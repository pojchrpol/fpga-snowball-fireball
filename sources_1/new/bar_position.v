==> flow/design.v <==
`timescale 1ns / 1ps
module bar_position(input clk, clr, bL, bR, output reg [6:0] bar_pos = 43);
    always @(posedge clk) begin
        bar_pos <= (clr) ? 43 :
                    (bL && bar_pos > 19) ? bar_pos - 2 :
                    (bR && bar_pos < 67) ? bar_pos + 2 :
                    bar_pos;
    end
endmodule
# == Step by step through the tools: bar_position ==
# Tool output for the design above, in the order of the flow.
# Line numbers count from 1 in the design file above.
# Library cell names are shortened.
# The mark n/a stands for no value.
# design
top_module,bar_position
clk_port,clk
cell_library,sky130hd
lib_corner,tt_025C_1v80

# == Elaborated design ==
# Yosys after proc, flatten, opt, wreduce and memory -nomap, before mapping. Memory bits, and registers merged into a memory's read port (data or address), are not among the register bits. Print and check cells are not counted. Equal cells are merged and count once.
# word_totals
wordCells,10
ff_bits,7
output_inout_bits,7
in_bits,4
# op_classes
n_mux,2
cmp,2
n_reduce_logical,3
n_addsub,2
# ops
operator,count
7-bit two-way mux,2
7-bit by 2-bit adder with 7-bit output with constant B,1
7-bit by 2-bit subtractor with 7-bit output with constant B,1
7-bit by 5-bit > comparator with 1-bit output with constant B,1
7-bit less-than comparator with constant B,1
1-bit logical AND,2
2-bit nonzero test,1

# == Longest topological paths ==
# Depth = most cells in a row (Yosys ltp): at word level without a register or memory, in the mapped netlist without a sequential cell, where the memories' decode and read muxes count.
# depth
word_depth,4
ABC_AREA,0
ltp_mapped,8
depth_no_buf,8

# == Synthesis result ==
# The flow's flattened synthesis, as Yosys stat reports it; memories are mapped. The netlist is that of the ABC_AREA named above (0 if unset); the other value can give another one.
# The area totals of this step are shown rounded.
# by_type
cell_type,count,type_area_um2
dfxtp_1,6,120.115
ha_1,4,50.048
o21ai_0,6,30.029
o21a_1,3,22.522
a31oi_4,1,21.27
fa_1,1,20.019
inv_1,5,18.768
o2111ai_1,2,17.517
o311ai_1,2,17.517
o21ai_4,1,16.266
nand3_1,3,15.014
or4b_4,1,13.763
nor2b_1,2,12.512
nor2_1,3,11.261
nor3_1,2,10.01
o311a_1,1,10.01
or4b_1,1,10.01
a211o_1,1,8.758
# Not listed: further types 17, cells in them 17.
# mapped
buffers,1
seq_area_um2,120
mapped_cells,62
yosys_area_um2,530
ff_cells,6

# == Worst setup path after synthesis ==
# Path of least setup slack by OpenSTA after synthesis, without wires, with an ideal clock, recovery checks aside; 20% of the period is set as input and as output delay. Where synthesis merged equal registers, the netlist keeps one of their names.
# synth_timing
path_kind,input to register
start,in bL
end,reg bar_pos[6]
tclk_ns,3.18
path_slack_ns,0.920
path_delay_ns,1.624
arrival_ns,2.197
setup_time_ns,0.063
input_delay_ns,0.636
path_buffers,0
t_required_ns,3.117
path_stages,8
launch_ns,0.636
period_less_setup_slack_ns,2.26
# "path_delay_ns" = arrival - input delay + setup time.
# "path_stages" counts driving pins, that of a launching flip-flop among them; a cell with two outputs on the path counts twice.
# "period_less_setup_slack_ns" is the clock period less the worst setup slack; recovery checks do not enter. This is arithmetic on one report: input and output delays are still those of the set period (20% each).
# Between the ends stands the longest chain of elaborated cells between them, by number of cells; it is not shown to be the way that was timed. Of several equally long chains one is given.
# A line is the first line of the expression or statement that the cell stems from. Yosys adds cells for indexed reads and writes and turns some case tables into memories.
# synth_via
path_cell_list,o21a_1 -> a31oi_4 -> inv_2 -> ha_1 -> o21ai_0 -> o21ai_0 -> or4b_1 -> nand3b_1
elab_chain_len,2
cone_cells,3
lines_between,1
cone_classes,mux (1); reduce/logical (2)
# synth_rtl
item,line_no,text
"start, declared",2,"module bar_position(input clk, clr, bL, bR, output reg [6:0] bar_pos = 43);"
1-bit logical AND,5,(bL && bar_pos > 19) ? bar_pos - 2 :
7-bit two-way mux,5,
"end, assigned",4,bar_pos <= (clr) ? 43 :
"end, declared",2,

Stored flow runs of bar_position (2 of them; Yosys, OpenROAD, sky130hd). They differ in their settings and are not a sequence. Constraints: input delay and output delay 20% of the set period each, output load 0.01 pF.

Flow run A, flow files:
==> flow/run.sh <==
#!/bin/bash
# the make line also repeats the synthesis and layout settings of config.mk as NAME=value (left out here)
make -C /OpenROAD-flow-scripts/flow DESIGN_CONFIG=/design/flow/config.mk WORK_HOME=/design/flow/orfs CLKGATE_MAP_FILE= finish
==> flow/config.mk <==
export PLATFORM = sky130hd
export DESIGN_NAME = bar_position
export DESIGN_NICKNAME = bar_position
export VERILOG_FILES = /design/flow/design.v
export SDC_FILE = /design/flow/constraint.sdc
export NUM_CORES = 4
export LEC_CHECK = 0
export CAP_MARGIN = 20
export CELL_PAD_IN_SITES_DETAIL_PLACEMENT = 0
export CELL_PAD_IN_SITES_GLOBAL_PLACEMENT = 3
export CORE_MARGIN = 2
export CORE_UTILIZATION = 51
export GPL_ROUTABILITY_DRIVEN = 1
export MIN_ROUTING_LAYER = met1
export PLACE_DENSITY_LB_ADDON = 0.29
export SLEW_MARGIN = 20
export TNS_END_PERCENT = 45
==> flow/constraint.sdc <==
create_clock -name core_clock -period 1.43 [get_ports {clk}]
set_input_delay 0.2860 -clock core_clock [delete_from_list [all_inputs] [get_ports {clk}]]
set_output_delay 0.2860 -clock core_clock [all_outputs]
set_load 0.01 [all_outputs]

Flow run A: incomplete, placement halted on FLW-0024

Flow run B, flow files:
==> flow/run.sh <==
#!/bin/bash
# the make line also repeats the synthesis and layout settings of config.mk as NAME=value (left out here)
make -C /OpenROAD-flow-scripts/flow DESIGN_CONFIG=/design/flow/config.mk WORK_HOME=/design/flow/orfs CLKGATE_MAP_FILE= finish
==> flow/config.mk <==
export PLATFORM = sky130hd
export DESIGN_NAME = bar_position
export DESIGN_NICKNAME = bar_position
export VERILOG_FILES = /design/flow/design.v
export SDC_FILE = /design/flow/constraint.sdc
export NUM_CORES = 4
export LEC_CHECK = 0
export CAP_MARGIN = 20
export CELL_PAD_IN_SITES_GLOBAL_PLACEMENT = 0
export CORE_ASPECT_RATIO = 0.67
export CORE_MARGIN = 2
export CORE_UTILIZATION = 52
export CTS_CLUSTER_DIAMETER = 195
export CTS_CLUSTER_SIZE = 93
export GPL_ROUTABILITY_DRIVEN = 1
export HOLD_SLACK_MARGIN = 0.29
export MAX_ROUTING_LAYER = met5
export PLACE_DENSITY_LB_ADDON = 0.26
export SETUP_SLACK_MARGIN = 0.2
export SLEW_MARGIN = 25
==> flow/constraint.sdc <==
create_clock -name core_clock -period 3.22 [get_ports {clk}]
set_input_delay 0.6440 -clock core_clock [delete_from_list [all_inputs] [get_ports {clk}]]
set_output_delay 0.6440 -clock core_clock [all_outputs]
set_load 0.01 [all_outputs]

Flow run B: incomplete, floorplanning halted on PDN-0185
